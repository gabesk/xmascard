==> flow/design.v <==
`timescale 1ns / 1ps
module lights(
    input clk,
    input rx,
    output tx,
    output [2*12-1:0] leds
    );
    wire clk_uart;    
    uart_clk uart_clk_i(.CLKIN_IN(clk), 
                        .CLKFX_OUT(clk_uart), 
                        .CLKIN_IBUFG_OUT(), 
                        .CLK0_OUT());
    wire rx_i;
    reg [4:0] rx_sync = 0;
    always @ (posedge clk_uart) rx_sync <= {rx_sync[3:0], rx};
    assign rx_i = rx_sync[4];
    reg [26:0] clk_div; initial clk_div = 0;
    always @ (posedge clk_uart) clk_div <= clk_div + 1;
    wire clk_step = clk_div[17];
    reg clk_step_l; initial clk_step_l = 0;
    always @ (posedge clk_uart) clk_step_l <= clk_step;
    reg step; initial step = 0;
    always @ (posedge clk_uart)
        if (clk_step && ~clk_step_l)    step <= 1;
        else                            step <= 0;
    wire [7:0] pwm_counter = clk_div[13:6];  
    wire [71:0] leds_p, leds_r, leds_i;
    reg [71:0] leds_mux;
    wire [7:0] pat_up_a;
    wire [71:0] pat_up_d;
    wire pat_up_we;
    wire [1:0] pattern_type;  
    led specific_leds[11:0](
        .pwm_counter(pwm_counter),
        .values(leds_mux),
        .leds(leds)
    );
    stored_pattern p(clk_uart, step, pat_up_a, pat_up_d, pat_up_we, leds_p);
    random r(clk_uart, step, pwm_counter, leds_r);
    serial s(clk_uart, rx_i, tx, pat_up_a, pat_up_d, pat_up_we, pattern_type, leds_i);
    wire clk_switch = clk_div[26];
    always @ (*)
        case (pattern_type)
            0: begin
                case(clk_switch)
                    0: leds_mux <= leds_p;
                    1: leds_mux <= leds_r;
                endcase
            end
            1: leds_mux <= leds_p;
            2: leds_mux <= leds_r;
            3: leds_mux <= leds_i;
        endcase
endmodule
module random(
    input clk,
    input step,
    input [7:0] pwm_counter,
    output [71:0] leds
    );
    reg [23:0] initializer = 24'hffffff;
    always @ (posedge clk)
        if (initializer) if (pwm_counter[2]) initializer <= {initializer[22:0], 1'b0};
    random_led l[11:0](
        .clk({12{clk}}),
        .rst(initializer),
        .step({12{step}}),
        .values(leds)
    );
endmodule
module random_led(
    input clk,
    input [1:0] rst,
    input step,
    output [5:0] values);
    twinkler each_color[1:0](.clk({2{clk}}),
                             .rst(rst),
                             .step({2{step}}),
                             .signal(values));
endmodule
module lfsr3(input clk, input step, input rst, output value);
    reg [7:0] lfsr = 0;
    wire feedback = lfsr[7] ^ lfsr[5] ^ lfsr[4] ^ lfsr[3];
    always @ (posedge clk)
        if (rst)       lfsr <= lfsr + 1;
        else if (step) lfsr <= {lfsr[6:0], feedback};
    assign value = lfsr[7] & lfsr[6] & lfsr[5] & lfsr[4] & lfsr[3];
endmodule
module twinkler(
    input clk,
    input rst,
    input step,
    output [2:0] signal);
    wire go;
    lfsr3 rng(.clk(clk), .step(step), .rst(rst), .value(go));
    reg [2:0] intensity = 0;
    assign signal = intensity;
    reg direction = 0;
    reg state; initial state = 0;
    always @ (posedge clk) begin
        case (state)
            0: if (go) state <= 1;
            1: begin
                case (direction)
                    0: begin
                        if (step) begin
                            intensity <= intensity + 1;
                            if (intensity == 3'b110) direction <= 1;
                        end
                    end
                    1: begin
                        if (step) begin
                            intensity <= intensity - 1;
                            if (intensity == 3'b001) begin
                                direction <= 0;
                                state <= 0;
                            end
                        end
                    end
                endcase
            end
        endcase
    end
endmodule
module stored_pattern(
    input clk,
    input step,
    input [7:0] pat_up_a,
    input [71:0] pat_up_d,
    input pat_up_we,
    output [71:0] leds
    );
    wire [71:0] led_values;
    assign leds = led_values;
    reg [7:0] prog_addr = 0;
    ram72bit pattern_ram (
      .clka(clk),  
      .wea(pat_up_we),  
      .addra(pat_up_we ? pat_up_a : prog_addr),  
      .dina(pat_up_d),  
      .douta(led_values)  
    );
    always @ (posedge clk) if (step) prog_addr <= prog_addr + 1;
    reg [16:0] clk_div; initial clk_div = 0;
    always @ (posedge clk) clk_div <= clk_div + 1;
endmodule
module led(
    input [7:0] pwm_counter,
    input [5:0] values,
    output [1:0] leds
);
    pwm pwms[1:0](
        .counter({2{pwm_counter}}),
        .value(values),
        .signal(leds)
    );
endmodule
module pwm(
    input [7:0] counter,
    input [2:0] value,
    output reg signal
);
    reg [7:0] counter_value;
    always @ (*) begin
        case (value)
            0: counter_value <= 0;
            1: counter_value <= 15;
            2: counter_value <= 35;
            3: counter_value <= 63;
            4: counter_value <= 99;
            5: counter_value <= 143;
            6: counter_value <= 195;
            7: counter_value <= 255;
        endcase
    end
    always @ (*) begin
        signal <= (counter_value > counter);
    end
endmodule
# Step by step through the tools: random
# Tool output for the design above, in the order of the flow.
# Line numbers count from 1 in the design file above.
# Operators carry their Yosys type and port widths (W data, S select, Z words).
# Library cell names are shortened.
# The mark n/a stands for no value.
[inputs]
top = "random"
clock = "clk"
library = "sky130hd"
corner = "tt_025C_1v80"

# Elaborated design
# Yosys after proc, flatten, opt, wreduce and memory -nomap, before mapping. Memory bits, and registers merged into a memory's read port (data or address), are not among the register bits. Print and check cells are not counted. Equal cells are merged and count once.
[op_classes]
add_sub_neg = 72
eq_ne = 96
muxes = 312
n_logic = 216
reduce_logical = 50
[ops]
columns = ["cell", "n"]
rows = [
  ["$mux W8", 48],
  ["$add A8 B1 Y8 const B", 24],
  ["$mux W1", 144],
  ["$pmux W3 S2", 24],
  ["$mux W3", 48],
  ["$and A1 B1 Y1", 96],
  ["$ne A2 B2 Y1 const B", 48],
  ["$pmux W1 S2", 48],
  ["$xor A1 B1 Y1", 72],
  ["$add A3 B1 Y3 const B", 24],
  ["$sub A3 B1 Y3 const B", 24],
  ["$eq A3 B1 Y1 const B", 24],
  ["$eq A3 B3 Y1 const B", 24],
  ["$reduce_and A3 Y1", 24],
  ["$not A1 Y1", 48],
  ["$reduce_bool A2 Y1", 24],
  ["$reduce_bool A24 Y1", 1],
  ["$reduce_and A2 Y1", 1],
]
[word_totals]
regBits = 336
in_bits = 10
word_cells = 843

# Logic depth
# Longest topological path by Yosys (ltp), each cell counted once; first at word level (registers and memories cut), then after technology mapping (sequential cells cut; the memories' decode and read muxes count).
[logic_depth]
depth_word = 6
ABC_AREA = 0
mapped_depth = 5

# After synthesis
# The flow's flattened synthesis, as Yosys stat reports it; memories are mapped. The netlist is that of the ABC_AREA named above (0 if unset); the other value can give another one.
# Totals and module areas in this step are rounded.
[synth_totals]
cell_count = 1707
yosys_area_um2 = 19060
seqArea_um2 = 9849
flip_flops = 336
n_buf = 90
[by_type]
columns = ["cell", "n", "area_total_um2"]
rows = [
  ["edfxtp_1", 312, 9.37E+03],
  ["ha_1", 120, 1501.44],
  ["xnor2_1", 122, 1.07E+03],
  ["a21oi_1", 207, 1.04E+03],
  ["mux2i_1", 58, 580.557],
  ["dfxtp_1", 24, 480.461],
  ["nand3_1", 86, 430.413],
  ["xor2_1", 40, 350.336],
  ["inv_1", 91, 341.578],
  ["o21ai_0", 67, 335.322],
  ["nor2_1", 89, 334.07],
  ["mux2_2", 27, 304.042],
  ["nand2_1", 78, 292.781],
  ["buf_2", 45, 225.216],
  ["a41o_1", 20, 200.192],
  ["a211oi_1", 22, 165.158],
  ["nand2b_1", 26, 162.656],
  ["and2_1", 24, 150.144],
]
# Not listed: further types 37, cells in them 249.
# The figures by module come from a second, unflattened synthesis with its own total; it is not the netlist above.
[hier_totals]
cells_unflattened = 1738
hier_area_um2 = 19880
# Rows give one instance, submodules left out.
[by_module]
columns = ["module", "n_inst", "cells", "area_um2"]
rows = [
  ["lfsr3", 24, 49, 518.0],
  ["twinkler", 24, 22, 277.8],
  ["random", 1, 34, 785.8],
  ["random_led", 12, 0, 0.0],
]

# Path before layout
# Path of least setup slack by OpenSTA after synthesis, without wires, with an ideal clock, recovery checks aside; 20% of the period is set as input and as output delay. Where synthesis merged equal registers, the netlist keeps one of their names.
[synth_path]
kind = "register -> register"
startpoint = "reg initializer[22]"
endpoint = "reg initializer[0]"
period_ns = 1.76
setup_time_ns = 0.366
launch_ns = 0.000
arrival_time_ns = 1.349
path_slack_ns = 0.044
delay_ns = 1.715
path_stages = 5
synth_period_reached_ns = 1.716
# "delay_ns" is the arrival time less input delay plus setup time.
# "path_stages" counts driving pins, that of a launching flip-flop among them; a cell with two outputs on the path counts twice.
# "synth_period_reached_ns" is the clock period less the worst setup slack; recovery checks do not enter. This is arithmetic on one report: input and output delays are still those of the set period (20% each).
# Between the ends stands the longest chain of elaborated cells between them, by number of cells; it is not shown to be the way that was timed. Of several equally long chains one is given.
# Each line given opens the expression or statement behind the cell; cells for indexed reads and writes are added by Yosys, which also makes memories of some case tables.
[synth_via]
cell_sequence = "edfxtp_1 clkbuf_1 nor4_1 nand4_1 o21a_1"
elab_chain_cells = 2
cone_cells = 2
cone_lines = 1
[synth_lines]
columns = ["element", "line_no", "rtl"]
rows = [
  ["start, declared", 61, "reg [23:0] initializer = 24'hffffff;"],
  ["start, assigned", 63, "if (initializer) if (pwm_counter[2]) initializer <= {initializer[22:0], 1'b0};"],
  ["$reduce_bool A24 Y1", 63, ""],
  ["$reduce_and A2 Y1", "n/a", ""],
  ["end, assigned", 63, ""],
  ["end, declared", 61, ""],
]

# Worst path after layout
# From the final timing report of flow run 2: the path of least setup slack in the routed layout; clock arrival at registers is part of the times.
[layout_path]
kind = "register -> output"
startpoint = "reg l[0].each_color[1].intensity[2]"
endpoint = "out leds[5]"
period_ns = 2.72
out_delay_ns = 0.54
launch_ns = 0.51
arrival_time_ns = 1.58
path_slack_ns = 0.60
path_stages = 2
[layout_via]
cell_sequence = "edfxtp_1 clkdlybuf4s50_1"
elab_chain_cells = 0
cone_cells = 0
cone_lines = 0
[layout_lines]
columns = ["element", "line_no", "rtl"]
rows = [
  ["start, declared", 96, "reg [2:0] intensity = 0;"],
  ["start, assigned", 107, "intensity <= intensity + 1;"],
  ["start, assigned", 113, "intensity <= intensity - 1;"],
  ["end, declared", 59, "output [71:0] leds"],
]

Hand-over note for random

Flow measurements of random on sky130hd: 2 stored runs with different settings, listed in no order. Input and output delays are each 20% of the period that was set; the output load is 0.01 pF.
By "achieved_clock_period_ns" is meant the clock period of the run minus its worst setup slack. This is arithmetic on one report: input and output delays are still those of the set period (20% each).
"worstPathTime_ns": the worst setup path's part of the clock period (all of it between registers, 20% less for each end at a port) less its slack. A launch clock that arrives late makes it longer, a capture clock that arrives late makes it shorter.
The measured numbers are rounded.

# flow run 1
==> flow/run.sh <==
#!/bin/bash
# the make line also repeats the synthesis and layout settings of config.mk as NAME=value (left out here)
make -C /OpenROAD-flow-scripts/flow DESIGN_CONFIG=/design/flow/config.mk WORK_HOME=/design/flow/orfs CLKGATE_MAP_FILE= finish
==> flow/config.mk <==
export PLATFORM = sky130hd
export DESIGN_NAME = random
export DESIGN_NICKNAME = random
export VERILOG_FILES = /design/flow/design.v
export SDC_FILE = /design/flow/constraint.sdc
export NUM_CORES = 4
export LEC_CHECK = 0
export CAP_MARGIN = 20
export CORE_MARGIN = 2
export CORE_UTILIZATION = 59
export CTS_CLUSTER_SIZE = 54
export GPL_ROUTABILITY_DRIVEN = 0
export MAX_ROUTING_LAYER = met4
export PLACE_DENSITY = 0.83
export SETUP_SLACK_MARGIN = 0.08
export SLEW_MARGIN = 40
==> flow/constraint.sdc <==
create_clock -name core_clock -period 1.18 [get_ports {clk}]
set_input_delay 0.2360 -clock core_clock [delete_from_list [all_inputs] [get_ports {clk}]]
set_output_delay 0.2360 -clock core_clock [all_outputs]
set_load 0.01 [all_outputs]

==> flow run 1: results <==
outcome="did not finish, routing stopped with GRT-0232"

# flow run 2
==> flow/run.sh <==
#!/bin/bash
# the make line also repeats the synthesis and layout settings of config.mk as NAME=value (left out here)
make -C /OpenROAD-flow-scripts/flow DESIGN_CONFIG=/design/flow/config.mk WORK_HOME=/design/flow/orfs CLKGATE_MAP_FILE= finish
==> flow/config.mk <==
export PLATFORM = sky130hd
export DESIGN_NAME = random
export DESIGN_NICKNAME = random
export VERILOG_FILES = /design/flow/design.v
export SDC_FILE = /design/flow/constraint.sdc
export NUM_CORES = 4
export LEC_CHECK = 0
export CAP_MARGIN = 20
export CORE_MARGIN = 2
export CORE_UTILIZATION = 62
export CTS_CLUSTER_SIZE = 23
export GPL_ROUTABILITY_DRIVEN = 1
export MIN_ROUTING_LAYER = met2
export PLACE_DENSITY_LB_ADDON = 0.29
export SETUP_SLACK_MARGIN = -0.13
export SLEW_MARGIN = 20
export TNS_END_PERCENT = 50
==> flow/constraint.sdc <==
create_clock -name core_clock -period 2.72 [get_ports {clk}]
set_input_delay 0.5440 -clock core_clock [delete_from_list [all_inputs] [get_ports {clk}]]
set_output_delay 0.5440 -clock core_clock [all_outputs]
set_load 0.01 [all_outputs]

==> flow run 2: results <==
tns_ns=0.000
worstPathTime_ns=1.58
timing.worst_path_kind="register -> output"
synthArea_um2=19060
setup_ws_ns=0.600
achieved_clock_period_ns=2.120
die_um2=32150
final_hold_ws_ns=0.486
utilization_pct=69.4

End of note.
