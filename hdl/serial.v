==> flow/design.v <==
`timescale 1ns / 1ps
module serial(
    input clk_uart,
    input rx,
    output tx,
    output [7:0] a,
    output [71:0] d,
    output we,
    output [1:0] pattern_type,  
    output [71:0] specific_led_values
    );
    wire done, rdy, xmit, busy;
    wire [7:0] rxd;
    wire [7:0] txd;
    wire tick_8x;
    uart_clk_synth u(clk_uart, tick_8x);
    tx t(.clk(clk_uart),
         .tick_8x(tick_8x),
         .xmit_data(xmit),
         .txd(txd),
         .tx(tx),
         .done(done),
         .busy(busy),
         .error());
    rx r(.clk(clk_uart),
         .tick_8x(tick_8x),
         .rx(rx),
         .data_received(rdy),
         .rxd(rxd));
    new_pattern statem(clk_uart,
                       rxd, 
                       rdy, 
                       txd, 
                       xmit, 
                       busy, 
                       a, 
                       d, 
                       we, 
                       pattern_type, 
                       specific_led_values);
endmodule
module new_pattern(
    input clk,
    input [7:0] rxd,
    input data_received,
    output reg [7:0] txd = 0,
    output reg xmit = 0,
    input busy,
    output reg [7:0] a = 0,
    output reg [71:0] d = 0,
    output reg we = 0,
    output reg [1:0] mode = 0,
    output reg [71:0] individual_leds = 0
    );
    reg [4:0] led = 0;
    reg [2:0] led_brightness = 0;
    integer s = 0;
    always @ (posedge clk) begin
        xmit <= 0;
        we <= 0;
        case (s)
            0: if (data_received) begin
                case (rxd)
                    "w":        s <= 1;
                    "m":        s <= ((2 + 9) + 11);
                    "i":        s <= (((2 + 9) + 11) + 1);
                    default:    s <= 0;
                endcase
            end
            1:      if (data_received) begin a <= rxd; s <= s + 1; end
            2:      if (data_received) begin d <= {d[63:0], rxd}; s <= s + 1; end
            2 + 1:  if (data_received) begin d <= {d[63:0], rxd}; s <= s + 1; end
            2 + 2:  if (data_received) begin d <= {d[63:0], rxd}; s <= s + 1; end
            2 + 3:  if (data_received) begin d <= {d[63:0], rxd}; s <= s + 1; end
            2 + 4:  if (data_received) begin d <= {d[63:0], rxd}; s <= s + 1; end
            2 + 5:  if (data_received) begin d <= {d[63:0], rxd}; s <= s + 1; end
            2 + 6:  if (data_received) begin d <= {d[63:0], rxd}; s <= s + 1; end
            2 + 7:  if (data_received) begin d <= {d[63:0], rxd}; s <= s + 1; end
            2 + 8:  if (data_received) begin d <= {d[63:0], rxd}; txd <= "o"; xmit <= 1; we <= 1; s <= (2 + 9); end
            (2 + 9):          if (!busy) begin txd <= a;          xmit <= 1; s <= s + 1; end
            (2 + 9) + 1:      if (!busy) begin txd <= d[71:64];   xmit <= 1; s <= s + 1; end
            (2 + 9) + 2:      if (!busy) begin txd <= d[63:56];   xmit <= 1; s <= s + 1; end
            (2 + 9) + 3:      if (!busy) begin txd <= d[55:48];   xmit <= 1; s <= s + 1; end
            (2 + 9) + 4:      if (!busy) begin txd <= d[47:40];   xmit <= 1; s <= s + 1; end
            (2 + 9) + 5:      if (!busy) begin txd <= d[39:32];   xmit <= 1; s <= s + 1; end
            (2 + 9) + 6:      if (!busy) begin txd <= d[31:24];   xmit <= 1; s <= s + 1; end
            (2 + 9) + 7:      if (!busy) begin txd <= d[23:16];   xmit <= 1; s <= s + 1; end
            (2 + 9) + 8:      if (!busy) begin txd <= d[15:8];    xmit <= 1; s <= s + 1; end
            (2 + 9) + 9:      if (!busy) begin txd <= d[7:0];     xmit <= 1; s <= s + 1; end
            (2 + 9) +10:      if (!busy) begin txd <= "d";        xmit <= 1; s <= 0; end
            ((2 + 9) + 11):       if (data_received) begin mode <= rxd; txd <= rxd; xmit <= 1; s <= 0; end
            (((2 + 9) + 11) + 1):   if (data_received) begin led <= rxd; s <= s + 1; end
            (((2 + 9) + 11) + 1)+1: if (data_received) begin led_brightness <= rxd; txd <= led; xmit <= 1; s <= s + 1; end
            (((2 + 9) + 11) + 1)+2: if (!busy) begin
                                                         txd <= led_brightness;
                                                         individual_leds <= (individual_leds & (~(3'b111 << (led*3)))) | (led_brightness << (led*3));
                                                         xmit <= 1;
                                                         s <= 0;
                                           end
        endcase
    end
endmodule
module rx(
    input clk,
    input tick_8x,
    input rx,
    output reg [7:0] rxd = 0,
    output reg data_received = 0
    );
    wire go;
    reg rst_clk_cnt = 0;
    clk_div #(.RESET_TYPE(1)) clk_div_i(clk, tick_8x, rst_clk_cnt, go);
    reg [7:0] rxd_shift = 0;
    reg [3:0] receive_cnt = 0;
    always @ (posedge clk) begin
        data_received <= 0;
        rst_clk_cnt <= 0;
        if (receive_cnt == 1) begin
            if (rx) receive_cnt <= 0;
        end else if (receive_cnt) begin
            if (go) begin
                rxd_shift <= {rx, rxd_shift[7:1]};
                receive_cnt <= receive_cnt - 1;
                if (receive_cnt == 2) begin
                    data_received <= 1;
                    rxd <= rxd_shift;
                end
            end
        end else begin
            if (!rx) begin
                rst_clk_cnt <= 1;
                receive_cnt <= 11;
            end
        end
    end
endmodule
module tx(
    input clk,
    input tick_8x,
    input [7:0] txd,
    input xmit_data,
    output reg done = 0,
    output busy,
    output tx,
    output reg error = 0
    );
    wire go;
    reg rst_clk_cnt = 0;
    clk_div #(.RESET_TYPE(0)) clk_div_i(clk, tick_8x, rst_clk_cnt, go);
    reg transmitting = 0;
    reg [9:0] txd_shift = 10'b1111111111;
    assign tx = txd_shift[0];
    reg [3:0] xmit_cnt = 0;
    assign busy = xmit_data || (xmit_cnt != 0);
    always @ (posedge clk) begin
        rst_clk_cnt <= 0;
        done <= 0;
        if (xmit_data) begin
            transmitting <= 1;
            rst_clk_cnt <= 1;
            xmit_cnt <= 10;
            txd_shift <= {1'b1, txd, 1'b0};
        end else if (xmit_cnt) begin
            if (go) begin
                txd_shift <= {1'b1, txd_shift[9:1]};
                xmit_cnt <= xmit_cnt - 1;
                if (xmit_cnt == 1) begin
                    transmitting <= 0;
                    done <= 1;
                    if (xmit_data) begin
                        transmitting <= 1;
                        rst_clk_cnt <= 1;
                        xmit_cnt <= 10;
                        txd_shift <= {1'b1, txd, 1'b0};
                    end 
                end
            end
        end
    end
    always @ (posedge clk) begin
        error <= 0;
        if (xmit_data) begin
            if (!transmitting) begin
            end else if (go && xmit_cnt == 1) begin
            end else begin
                error <= 1;
            end
        end
    end
endmodule
module uart_clk_synth(
    input clk,
    output reg uart_8x_tick = 0
    );
    reg [2:0] clk_div = 0;
    always @ (posedge clk) begin
        clk_div <= clk_div + 1;
        uart_8x_tick <= 0;
        if (clk_div == 6) begin
            clk_div <= 0;
            uart_8x_tick <= 1;
        end
    end
endmodule
module clk_div(
    input clk,
    input tick_8x,
    input rst,
    output go
    );
    parameter RESET_TYPE = 0;  
    reg [2:0] clk_div = 0;
    always @ (posedge clk) begin
        if (rst) begin
            if (RESET_TYPE == 0) begin
                clk_div <= 0;
            end else begin
                clk_div <= 4;
            end
        end else if (tick_8x) begin 
            clk_div <= clk_div + 1;
        end
    end
    assign go = !rst & tick_8x & clk_div == 3'b111;
endmodule
From RTL to reports: serial
What the tools print for serial, step after step.
Line numbers count from 1 in the design file above.
{"block": "design", "design": "serial", "clock": "clk_uart", "lib": "sky130hd", "lib_corner": "tt_025C_1v80"}

Word-level counts
Counts by Yosys on the flattened word-level netlist (proc, flatten, opt, wreduce; memories kept). Register bits leave out memories and registers merged into their read ports (data or address). Print and check cells are left out.
{"block": "word_totals", "register_bits": 250, "in_bits": 2}
{"block": "op_classes", "add_sub_neg": 6, "n_shift": 2, "multipliers": 1, "logic": 11, "n_mux": 40, "eq_ne": 56, "reduce_and_logical": 32}
{"block": "op_table", "op": "32-bit by 5-bit equality test with 1-bit output with constant B", "n": 10}
{"block": "op_table", "op": "32-bit by 4-bit equality test with 1-bit output with constant B", "n": 8}
{"block": "op_table", "op": "32-bit parallel mux with 6-bit select", "n": 1}
{"block": "op_table", "op": "32-bit 2-to-1 mux", "n": 6}
{"block": "op_table", "op": "72-bit 2-to-1 mux", "n": 2}
{"block": "op_table", "op": "32-bit by 3-bit equality test with 1-bit output with constant B", "n": 4}
{"block": "op_table", "op": "8-bit parallel mux with 15-bit select", "n": 1}
{"block": "op_table", "op": "8-bit 2-to-1 mux", "n": 15}
{"block": "op_table", "op": "3-bit by 32-bit left shift with 72-bit output", "n": 1}
{"block": "op_table", "op": "3-bit by 32-bit left shift with 72-bit output with constant A", "n": 1}
{"block": "op_table", "op": "72-bit bitwise AND", "n": 1}
{"block": "op_table", "op": "72-bit OR", "n": 1}
{"block": "op_table", "op": "72-bit inverter", "n": 1}
{"block": "op_table", "op": "32-bit by 2-bit equality test with 1-bit output with constant B", "n": 2}
{"block": "op_table", "op": "2-bit != test with constant B", "n": 19}
{"block": "op_table", "op": "32-bit by 1-bit equality test with 1-bit output with constant B", "n": 1}
{"block": "op_table", "op": "32-bit by 2-bit adder with 32-bit output with constant B", "n": 1}
{"block": "op_table", "op": "32-bit logical NOT", "n": 1}
{"block": "op_table", "op": "9-bit 2-to-1 mux", "n": 3}
{"block": "op_table", "op": "26-bit nonzero test", "n": 1}
{"block": "op_table", "op": "8-bit by 7-bit equality test with 1-bit output with constant B", "n": 3}
{"block": "op_table", "op": "4-bit 2-to-1 mux", "n": 5}
{"block": "op_table", "op": "16-bit AND reduction", "n": 1}
{"block": "op_table", "op": "2-bit AND reduction", "n": 8}
{"block": "op_table", "op": "15-bit nonzero test", "n": 1}
{"block": "op_table", "op": "5-bit parallel mux with 3-bit select", "n": 1}
{"block": "op_table", "op": "5-bit by 2-bit multiplier with 7-bit output with constant B", "n": 1}
{"block": "op_table", "op": "12-bit OR reduction", "n": 1}
Other operator kinds: 25; their cells: 47.

Depth
Depth = most cells in a row (Yosys ltp): at word level without a register or memory, in the mapped netlist without a sequential cell, where the memories' decode and read muxes count.
{"block": "logic_depth", "word_depth": 6, "ABC_AREA": 0, "ltp_mapped": 9}

Synthesis result
Yosys stat after the flow's synthesis: flattened, memories mapped to cells. It holds for the ABC_AREA given above (unset counts as 0); a run with the other value may have another netlist.
{"block": "by_type", "cell_type": "sky130_fd_sc_hd__edfxtp_1", "n": 230, "type_area_um2": 6.91E+03}
{"block": "by_type", "cell_type": "sky130_fd_sc_hd__mux2_2", "n": 69, "type_area_um2": 776.995}
{"block": "by_type", "cell_type": "sky130_fd_sc_hd__dfxtp_1", "n": 20, "type_area_um2": 400.384}
{"block": "by_type", "cell_type": "sky130_fd_sc_hd__ha_1", "n": 15, "type_area_um2": 187.68}
{"block": "by_type", "cell_type": "sky130_fd_sc_hd__nand2_1", "n": 46, "type_area_um2": 172.666}
{"block": "by_type", "cell_type": "sky130_fd_sc_hd__a221oi_1", "n": 16, "type_area_um2": 140.134}
{"block": "by_type", "cell_type": "sky130_fd_sc_hd__nor2_1", "n": 30, "type_area_um2": 112.608}
{"block": "by_type", "cell_type": "sky130_fd_sc_hd__a22o_1", "n": 12, "type_area_um2": 105.101}
{"block": "by_type", "cell_type": "sky130_fd_sc_hd__mux2i_1", "n": 10, "type_area_um2": 100.096}
{"block": "by_type", "cell_type": "sky130_fd_sc_hd__a22oi_1", "n": 12, "type_area_um2": 90.086}
{"block": "by_type", "cell_type": "sky130_fd_sc_hd__o21ai_0", "n": 18, "type_area_um2": 90.086}
{"block": "by_type", "cell_type": "sky130_fd_sc_hd__a21oi_1", "n": 15, "type_area_um2": 75.072}
{"block": "by_type", "cell_type": "sky130_fd_sc_hd__buf_2", "n": 12, "type_area_um2": 60.058}
{"block": "by_type", "cell_type": "sky130_fd_sc_hd__nor2b_1", "n": 9, "type_area_um2": 56.304}
{"block": "by_type", "cell_type": "sky130_fd_sc_hd__clkbuf_1", "n": 14, "type_area_um2": 52.55}
{"block": "by_type", "cell_type": "sky130_fd_sc_hd__xnor2_1", "n": 6, "type_area_um2": 52.55}
{"block": "by_type", "cell_type": "sky130_fd_sc_hd__nor4_1", "n": 8, "type_area_um2": 50.048}
{"block": "by_type", "cell_type": "sky130_fd_sc_hd__inv_1", "n": 12, "type_area_um2": 45.043}
Not listed: further types 54, cells in them 126.
{"block": "synth_totals", "seq_area_mm2": 0.007307, "area_mm2": 0.0104688, "ffs": 250, "buffers": 33, "cells": 680}
The figures by module come from a second, unflattened synthesis with its own total; it is not the netlist above.
{"block": "unflattened", "cells_unflattened": 705, "area_unflattened_mm2": 0.0106452}
Rows give one instance, submodules left out.
{"block": "by_module", "module": "new_pattern", "seq_area_mm2": 0.0061059, "n_inst": 1, "mod_area_mm2": 0.008637, "n_cells": 543}
{"block": "by_module", "module": "rx", "seq_area_mm2": 0.0006406, "n_inst": 1, "mod_area_mm2": 0.0008346, "n_cells": 51}
{"block": "by_module", "module": "tx", "seq_area_mm2": 0.0004204, "n_inst": 1, "mod_area_mm2": 0.0007607, "n_cells": 75}
{"block": "by_module", "module": "uart_clk_synth", "seq_area_mm2": 0.0000801, "n_inst": 1, "mod_area_mm2": 0.0001414, "n_cells": 12}
{"block": "by_module", "module": "clk_div (RESET_TYPE=1)", "seq_area_mm2": 0.0000601, "n_inst": 1, "mod_area_mm2": 0.0001364, "n_cells": 12}
{"block": "by_module", "module": "clk_div (RESET_TYPE=0)", "seq_area_mm2": 0.0000601, "n_inst": 1, "mod_area_mm2": 0.0001351, "n_cells": 12}
{"block": "by_module", "module": "serial", "seq_area_mm2": 0, "n_inst": 1, "mod_area_mm2": 0, "n_cells": 0}

Worst setup path after synthesis
Source: OpenSTA report_checks on the synthesized netlist (no wires, ideal clock, input and output delay 20% of the period each), path of least setup slack; recovery checks are left aside. Register names are those of the netlist, which keeps one name where synthesis merged equal registers.
{"block": "synth_path", "path_kind": "register to register", "startpoint": "reg statem.s[0]", "endpoint": "reg statem.d[0]", "setup_time_ps": 591, "delay_ps": 6761, "path_buffers": 2, "clock_period_ps": 8380, "path_slack_ps": 1620, "driving_pins": 7, "t_first_pin_ps": 0, "t_required_ps": 7789, "t_arrival_ps": 6170, "period_less_setup_slack_ps": 6760}
"delay_ps" = arrival - input delay + setup time.
"driving_pins" counts driving pins, that of a launching flip-flop among them; a cell with two outputs on the path counts twice.
"period_less_setup_slack_ps" = period - worst setup slack (recovery checks aside). The figure is calculated, with input and output delays left at 20% of the set period.
Between the ends stands the longest chain of elaborated cells between them, by number of cells; it is not shown to be the way that was timed. Of several equally long chains one is given.
A line is the first line of the expression or statement that the cell stems from. Yosys adds cells for indexed reads and writes and turns some case tables into memories.
At most two assigning lines are given for a register; there are more.
The path ends at the enable pin of a flip-flop; only ways to that pin are counted.
{"block": "synth_between", "cell_sequence": "sky130_fd_sc_hd__edfxtp_1 > sky130_fd_sc_hd__inv_1 > sky130_fd_sc_hd__ha_1 > sky130_fd_sc_hd__buf_2 > sky130_fd_sc_hd__buf_1 > sky130_fd_sc_hd__o31ai_1 > sky130_fd_sc_hd__nor3_1", "elab_chain_len": 4, "cone_cells": 13, "cone_classes": "eq/ne (10); reduce/logical (3)"}
{"block": "synth_rtl", "element": "from (decl)", "line": 57, "rtl": "integer s = 0;"}
{"block": "synth_rtl", "element": "from (assign)", "line": 65, "rtl": "\"m\":        s <= ((2 + 9) + 11);"}
{"block": "synth_rtl", "element": "from (assign)", "line": 66, "rtl": "\"i\":        s <= (((2 + 9) + 11) + 1);"}
{"block": "synth_rtl", "element": "32-bit by 2-bit equality test with 1-bit output", "line": 61, "rtl": "case (s)"}
{"block": "synth_rtl", "element": "9-bit OR reduction"}
{"block": "synth_rtl", "element": "2-bit by 1-bit != test with 1-bit output"}
{"block": "synth_rtl", "element": "2-bit AND reduction"}
{"block": "synth_rtl", "element": "to (assign)", "line": 71, "rtl": "2:      if (data_received) begin d <= {d[63:0], rxd}; s <= s + 1; end"}
{"block": "synth_rtl", "element": "to (assign)", "line": 72, "rtl": "2 + 1:  if (data_received) begin d <= {d[63:0], rxd}; s <= s + 1; end"}
{"block": "synth_rtl", "element": "to (decl)", "line": 50, "rtl": "output reg [71:0] d = 0,"}

Timing after layout
Path of least setup slack in the final report of record 1 (OpenROAD, finished layout, wires in). Where an end is a register, its clock arrival counts in the times.
The path's times are printed in steps of 10 ps; the period is the one set.
{"block": "layout_path", "path_kind": "register to register", "startpoint": "reg statem.s[3]", "endpoint": "reg statem.individual_leds[41]", "t_required_ps": 6600, "clock_period_ps": 6470, "t_first_pin_ps": 510, "setup_time_ps": 380, "driving_pins": 5, "t_arrival_ps": 3380, "path_buffers": 1, "path_slack_ps": 3220}
Between the ends stands the longest chain of elaborated cells between them, by number of cells; it is not shown to be the way that was timed. Of several equally long chains one is given.
At most two assigning lines are given for a register; there are more.
{"block": "layout_between", "cell_sequence": "sky130_fd_sc_hd__edfxtp_1 > sky130_fd_sc_hd__nor2b_1 > sky130_fd_sc_hd__nand2_1 > sky130_fd_sc_hd__nor4b_4 > sky130_fd_sc_hd__buf_4", "elab_chain_len": 2, "cone_cells": 2, "cone_classes": "eq/ne (1); reduce/logical (1)"}
{"block": "layout_rtl", "element": "from (decl)", "line": 57, "rtl": "integer s = 0;"}
{"block": "layout_rtl", "element": "from (assign)", "line": 65, "rtl": "\"m\":        s <= ((2 + 9) + 11);"}
{"block": "layout_rtl", "element": "from (assign)", "line": 66, "rtl": "\"i\":        s <= (((2 + 9) + 11) + 1);"}
{"block": "layout_rtl", "element": "32-bit by 5-bit equality test with 1-bit output", "line": 61, "rtl": "case (s)"}
{"block": "layout_rtl", "element": "2-bit AND reduction"}
{"block": "layout_rtl", "element": "to (assign)", "line": 96, "rtl": "individual_leds <= (individual_leds & (~(3'b111 << (led*3)))) | (led_brightness << (led*3));"}
{"block": "layout_rtl", "element": "to (decl)", "line": 53, "rtl": "output reg [71:0] individual_leds = 0"}

## Implementation results

Record of 2 stored runs of the RTL-to-layout flow on serial, platform sky130hd. The runs are unordered. Constraints: input delay and output delay 20% of the set period each, output load 0.01 pF.
"period_reached_ps" = clock period - worst setup slack. The figure is calculated, with input and output delays left at 20% of the set period.
"timing.worst_path_ps" = time allowed to the worst setup path (clock period - input delay - output delay, where it has them) - its slack; a late launch clock adds to it, a late capture clock takes from it.
"power_mw" rests on the timing tool's default activity at the inputs, not on a simulated workload.
"timing.worst_path_ps" is known to 10 ps.

{"run": "record 1", "settings": { "period_ns": 6.47, "CAP_MARGIN": 20, "CORE_MARGIN": 2, "CORE_UTILIZATION": 40, "SLEW_MARGIN": 20 }, "results": { "die_footprint_mm2": 0.0274814, "fin_util_pct": 51.7, "timing.worst_path_ps": 3250, "path_kind": "register to register", "period_reached_ps": 3250, "timing.hold.ws_ps": 424, "post_synth_area_mm2": 0.0104688, "fin_ws_ps": 3220, "power_mw": 3.272 }}
{"run": "record 2", "settings": { "period_ns": 5.73, "CORE_UTILIZATION": 15, "SETUP_SLACK_MARGIN": -0.11, "PLACE_DENSITY_LB_ADDON": 0.06, "CORE_MARGIN": 4, "CTS_CLUSTER_SIZE": 10, "CAP_MARGIN": 25, "MAX_ROUTING_LAYER": "met4", "SLEW_MARGIN": 20 }, "results": { "die_footprint_mm2": 0.074082, "fin_util_pct": 20.9, "timing.worst_path_ps": 3320, "path_kind": "register to register", "period_reached_ps": 3317, "timing.hold.ws_ps": 431, "post_synth_area_mm2": 0.0104688, "fin_ws_ps": 2413, "power_mw": 4.101 }}
